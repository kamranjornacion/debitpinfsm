==> flow/design.v <==
interface encoder_if;
  logic [3:0] in;
  logic[1:0] out;
endinterface
module DebitPin #(parameter passkey = 8'b10100101)(
    input [3:0] digit_switches,
    input clk, reset, submit,
    output waiting, correct, incorrect,bug
);
    wire [1:0] digit;
    priorityEncoder priority_enc(
        .in(digit_switches),
        .out(digit)
    );
    PinCheck #(passkey) pinchk(
        .digit(digit),
        .submit(submit), .reset(reset), .clk(clk),
        .waiting(waiting), .correct(correct), .incorrect(incorrect),.bug(bug)
    );
endmodule
module priorityEncoder(
	input [3:0] in,
	output reg [1:0] out
	);
	always @(*)begin
      casez(in)
		4'b1???:out=3;
		4'b01??:out=2;
		4'b001?:out=1;
		4'b0001:out=0;
		default:begin
			out=1'bx;
			end
		endcase
	end
endmodule
module HoldLED #(parameter length= 250_000_000)(
	input clk,reset_n,
	output LED
	);
	reg [27:0] counter;
	always @(posedge clk or negedge reset_n)begin
		if(~reset_n) begin
			counter<= 0;
		end else if(counter<length)begin
			counter<= counter+1;
		end else begin
			counter<= length;
		end
	end
	assign LED = (counter < length);
endmodule 
module PinCheck #(parameter passkey = 8'b10100101)(
    input [1:0] digit,
    input submit, reset, clk,
    output reg waiting, correct, incorrect,bug
);
   reg [2:0] state;
	reg update;
	reg verify;
	reg [2:0] dig_count;
	reg [7:0] password;
	reg firstDigit,secondDigit;
	reg right_wrong_in;
	wire right_wrong_out;
	reg [1:0] digit_stw;
	 HoldLED holdLED(
		.clk(clk),
		.reset_n(right_wrong_in),
		.LED(right_wrong_out)
	 );
		always @(posedge clk or posedge reset) begin
		end
		always @(posedge clk) begin
			if(reset) begin
				password <= 0;
				dig_count<=0;
				verify<=0;
			end else if(firstDigit) begin
				password <= {password[6:0],digit_stw[1]};
				secondDigit<=1;
				firstDigit<=0;
			end else if(secondDigit ) begin
				password <= {password[6:0],digit_stw[0]};
				secondDigit<=0;
				dig_count<= dig_count+1;
			end else if (submit && (state == 0 || state  == 1)) begin
				firstDigit<=1;
				digit_stw<=digit;
				if (dig_count == 4) dig_count <=0;
			end
		end
		always @(posedge clk) begin
			if(reset) begin
				state <= 0;
				correct<=0;
				incorrect<=0;
				bug<=0;
		  end else begin
			  case(state)
				0:begin 
					if (submit) state<=1;
					waiting<=1;
					verify<=0;
				end
				1:begin 
					if(dig_count==4) begin 
						state <= 2;
						waiting<=0;
						verify<=1;
					end 
				end
				2:begin 
					if(password == passkey) begin
						state <=3;
					end else begin
						state<=4;
					end
					verify<=0;
				end
				3:begin 
					right_wrong_in<=1;
					correct<=1;
					state<=5;
				end
				4:begin 
					right_wrong_in<=1;
					incorrect<=1;
					state<=5;
				end
				5:begin 
					right_wrong_in<=0;
					state<=6;
				end
				6: begin 
					if(right_wrong_out!=1) begin
						state<=0;
						correct<=0;
						incorrect<=0;
					end
				end
				default:begin
					bug<=1;
				end
			  endcase
			  end
		end
endmodule
* From RTL to reports: DebitPin
What the tools print for DebitPin, step after step.
Lines are those of the file above, counted from 1.
Operators carry their Yosys type and port widths (W data, S select, Z words).
Library cell names are shortened.
The mark - stands for no value.
- Top module :: DebitPin
- Clock port :: clk
- Library :: sky130hd
- Library corner :: tt_025C_1v80

* Word-level counts
Counts by Yosys on the flattened word-level netlist (proc, flatten, opt, wreduce; memories kept). Register bits leave out memories and registers merged into their read ports (data or address). Print and check cells are left out.
- Output and inout port bits :: 4
- Register bits after elaboration :: 51
- Bits in latches :: 0
- Memories :: 0
- Elaborated cells :: 72
- Memory bits (writable) :: 0
- Bits of input ports :: 7
- Memory bits (read-only) :: 0
- Word width x clocked read ports :: 0
- Order comparisons :: 1
- Add/subtract/negate cells :: 2
- Bitwise logic cells :: 3
- Mux-type cells :: 19
- Reduce/logical cells :: 21
- Div/mod/pow operators :: 0
- Shifts and indexed selects :: 0
- Multiply operators :: 0
- Eq/ne operators :: 14
** Operators by type and width (number)
- $add A28 B1 Y28 const B :: 1
- $lt A28 B28 Y1 const B :: 1
- $mux W28 :: 1
- $mux W3 :: 7
- $pmux W3 S6 :: 1
- $mux W8 :: 2
- $reduce_bool A2 Y1 :: 7
- $eq A3 B3 Y1 const B :: 4
- $reduce_and A4 Y1 :: 2
- $eq A8 B8 Y1 const B :: 1
- $pmux W2 S4 :: 1
- $pmux W1 S2 :: 4
- $reduce_or A7 Y1 :: 1
- $ne A2 B2 Y1 const B :: 3
- $reduce_and A2 Y1 :: 3
- $eq A3 B1 Y1 const B :: 2
- $eq A3 B2 Y1 const B :: 2
- $reduce_and A3 Y1 :: 2
- $reduce_bool A6 Y1 :: 1
- $reduce_or A2 Y1 :: 2
- $eq A4 B1 Y1 const B :: 1
- $not A1 Y1 :: 3
- $add A3 B1 Y3 const B :: 1
- $logic_not A3 Y1 :: 1
- $mux W1 :: 3
- $eq A2 B1 Y1 const B :: 1
- $logic_and A1 B1 Y1 :: 1
- $logic_or A1 B1 Y1 :: 1

* Longest topological paths
Yosys ltp: most cells in a row. Word level: on the elaborated netlist, between registers, memories and ports. Mapped: between sequential cells and ports; inverters and the memories' decode and read muxes count.
- Depth after elaboration :: 5
- ABC_AREA :: 0
- Gate-level depth with buffers :: 6
- Gate-level depth less buffers :: 6

* Netlist
Source: synth_stat.txt of the flow (Yosys; design flattened, memories mapped). It holds for the ABC_AREA given above (unset counts as 0); a run with the other value may have another netlist.
Totals and module areas in this step are rounded.
- Standard cells after synthesis :: 264
- Mapped flip-flops :: 55
- Buffer cells :: 8
- Mapped area :: 0.00255 mm²
** Cell types (number)
- dfrtp_1 :: 28
- dfxtp_1 :: 21
- edfxtp_1 :: 6
- nand2_1 :: 29
- nand3_1 :: 19
- nor2_1 :: 24
- a21oi_1 :: 16
- o21ai_0 :: 15
- xnor2_1 :: 6
- xor2_1 :: 6
- ha_1 :: 3
- inv_1 :: 10
- o31ai_1 :: 5
- or3_1 :: 6
- or4_1 :: 5
- and2_1 :: 5
- mux2i_1 :: 3
- nor3_1 :: 6
Not listed: further types 33, cells in them 51.
By module: a second synthesis without flattening, with its own total; a netlist apart from the flattened one above.
- Cell total of the unflattened synthesis :: 276
- Area total of the unflattened synthesis :: 0.00261 mm²
Each row is one instance without its submodules.
** By module
- HoldLED :: instances 1, area 0.00154 mm², cells 164
- PinCheck #(passkey=165) :: instances 1, area 0.00105 mm², cells 109
- priorityEncoder :: instances 1, area 0.0000175 mm², cells 3
- DebitPin :: instances 1, area 0 mm², cells 0

* Path before layout
Path of least setup slack by OpenSTA after synthesis, without wires, with an ideal clock, recovery checks aside; 20% of the period is set as input and as output delay. Where synthesis merged equal registers, the netlist keeps one of their names.
- Path type :: register -> register
- Start :: register pinchk.holdLED.counter[0]
- End :: register pinchk.holdLED.counter[20]
- Clock period :: 2.49 ns
- Path slack :: 0.604 ns
- Launch time at the first pin :: 0.000 ns
- Path delay :: 1.886 ns
- Stages on the path :: 7
- Buffers on the path :: 1
- Library setup time :: 0.078 ns
- Required time :: 2.412 ns
- Data arrival time :: 1.808 ns
- Synthesis period reached :: 1.886 ns
"path delay" is the arrival time less input delay plus setup time.
"stages on the path" counts driving pins, that of a launching flip-flop among them; a cell with two outputs on the path counts twice.
"synthesis period reached" is the clock period less the worst setup slack; recovery checks do not enter. This is arithmetic on one report: input and output delays are still those of the set period (20% each).
The rows between start and end are the longest chain of elaborated cells between them; the timing report does not say that the signal goes this way. Where chains are equally long, one stands for them.
A line is the first line of the expression or statement that the cell stems from. Yosys adds cells for indexed reads and writes and turns some case tables into memories.
At most two assigning lines are given for a register; there are more.
- Cell sequence :: dfrtp_1 > ha_1 > nand2_1 > or4_4 > buf_6 > or3_1 > a21oi_1
- Cells in the longest elaborated chain :: 2
- Elaborated cells between the ends (all ways) :: 3
- Classes of those cells :: add/sub: 1; compare: 1; mux: 1
** Ends and longest elaborated chain, post-synthesis
- start, declared :: line 41 : reg [27:0] counter;
- start, assigned :: line 46 : counter<= counter+1;
- start, assigned :: line 48 : counter<= length;
- $add A28 B1 Y28 :: line 46
- $mux W28 :: line 45 : end else if(counter<length)begin
- end, assigned :: line 46
- end, assigned :: line 48
- end, declared :: line 41

* Timing after layout
From the final timing report of flow run 1: the path of least setup slack in the routed layout; clock arrival at registers is part of the times.
- Path type :: register -> register
- Start :: register pinchk.holdLED.counter[7]
- End :: register pinchk.incorrect
- Clock period :: 3.8 ns
- Path slack :: 1.40 ns
- Required time :: 3.96 ns
- Launch time at the first pin :: 0.32 ns
- Buffers on the path :: 0
- Data arrival time :: 2.57 ns
- Stages on the path :: 5
- Library setup time :: 0.14 ns
The rows between start and end are the longest chain of elaborated cells between them; the timing report does not say that the signal goes this way. Where chains are equally long, one stands for them.
At most two assigning lines are given for a register; there are more.
- Cell sequence :: dfrtp_1 > o21ai_0 > a2111oi_0 > o41a_1 > a211oi_1
- Cells in the longest elaborated chain :: 3
- Elaborated cells between the ends (all ways) :: 5
- Classes of those cells :: compare: 1; eq/ne: 1; mux: 2; reduce/logical: 1
** Ends and longest elaborated chain, after layout
- start, declared :: line 41 : reg [27:0] counter;
- start, assigned :: line 46 : counter<= counter+1;
- start, assigned :: line 48 : counter<= length;
- $lt A28 B28 Y1 :: line 51 : assign LED = (counter < length);
- $mux W1 :: line 136 : if(right_wrong_out!=1) begin
- $pmux W1 S2 :: line 100 : case(state)
- end, assigned :: line 97 : incorrect<=0;
- end, assigned :: line 128 : incorrect<=1;
- end, declared :: line 56 : output reg waiting, correct, incorrect,bug

FLOW RESULTS
============

Module DebitPin, platform sky130hd: 2 stored runs of the flow (Yosys, OpenROAD) with differing settings, in no particular order. Input and output delays are each 20% of the period that was set; the output load is 0.01 pF.
"achieved clock period" = clock period - worst setup slack. The figure is calculated, with input and output delays left at 20% of the set period.
"critical path time" means the part of the period allowed to the worst setup path (the constraints hold back 20% at inputs and 20% at outputs) less its slack; where the path has registers, the arrival times of their clocks count too.
"overall power" rests on the timing tool's default activity at the inputs, not on a simulated workload.
Results are given in rounded form.

* Flow run 1
** Files
==> flow/run.sh <==
#!/bin/bash
# the make line also repeats the synthesis and layout settings of config.mk as NAME=value (left out here)
make -C /OpenROAD-flow-scripts/flow DESIGN_CONFIG=/design/flow/config.mk WORK_HOME=/design/flow/orfs CLKGATE_MAP_FILE= finish
==> flow/config.mk <==
export PLATFORM = sky130hd
export DESIGN_NAME = DebitPin
export DESIGN_NICKNAME = DebitPin
export VERILOG_FILES = /design/flow/design.v
export SDC_FILE = /design/flow/constraint.sdc
export NUM_CORES = 4
export LEC_CHECK = 0
export CAP_MARGIN = 20
export CORE_MARGIN = 2
export CORE_UTILIZATION = 48
export GPL_TIMING_DRIVEN = 1
export MIN_ROUTING_LAYER = met2
export PLACE_DENSITY_LB_ADDON = 0.28
export SLEW_MARGIN = 20
==> flow/constraint.sdc <==
create_clock -name core_clock -period 3.8 [get_ports {clk}]
set_input_delay 0.7600 -clock core_clock [delete_from_list [all_inputs] [get_ports {clk}]]
set_output_delay 0.7600 -clock core_clock [all_outputs]
set_load 0.01 [all_outputs]
** Results
- Overall power :: 1,050 uW
- Final design utilization :: 0.551
- Achieved clock period :: 2.401 ns
- Setup slack of the critical path :: 1.40 ns
- Chip area after synthesis (Yosys) :: 0.00255 mm²
- Die outline area :: 0.00591 mm²
- Total negative setup slack :: 0.000 ns
- Standard-cell area after routing :: 0.00282 mm²
- Critical path time :: 2.40 ns
- Class of the worst setup path :: register -> register

* Flow run 2
** Files
==> flow/run.sh <==
#!/bin/bash
# the make line also repeats the synthesis and layout settings of config.mk as NAME=value (left out here)
make -C /OpenROAD-flow-scripts/flow DESIGN_CONFIG=/design/flow/config.mk WORK_HOME=/design/flow/orfs CLKGATE_MAP_FILE= finish
==> flow/config.mk <==
export PLATFORM = sky130hd
export DESIGN_NAME = DebitPin
export DESIGN_NICKNAME = DebitPin
export VERILOG_FILES = /design/flow/design.v
export SDC_FILE = /design/flow/constraint.sdc
export NUM_CORES = 4
export LEC_CHECK = 0
export CAP_MARGIN = 20
export CELL_PAD_IN_SITES_DETAIL_PLACEMENT = 2
export CORE_ASPECT_RATIO = 0.91
export CORE_MARGIN = 7
export CORE_UTILIZATION = 30
export MIN_ROUTING_LAYER = met2
export PLACE_DENSITY_LB_ADDON = 0.03
export SLEW_MARGIN = 20
export TNS_END_PERCENT = 15
==> flow/constraint.sdc <==
create_clock -name core_clock -period 1.29 [get_ports {clk}]
set_input_delay 0.2580 -clock core_clock [delete_from_list [all_inputs] [get_ports {clk}]]
set_output_delay 0.2580 -clock core_clock [all_outputs]
set_load 0.01 [all_outputs]
** Results
- Overall power :: 3,030 uW
- Final design utilization :: 0.457
- Achieved clock period :: 1.944 ns
- Setup slack of the critical path :: -0.654 ns
- Chip area after synthesis (Yosys) :: 0.00255 mm²
- Die outline area :: 0.0113 mm²
- Total negative setup slack :: -16.4 ns
- Standard-cell area after routing :: 0.00371 mm²
- Critical path time :: 1.94 ns
- Class of the worst setup path :: register -> register
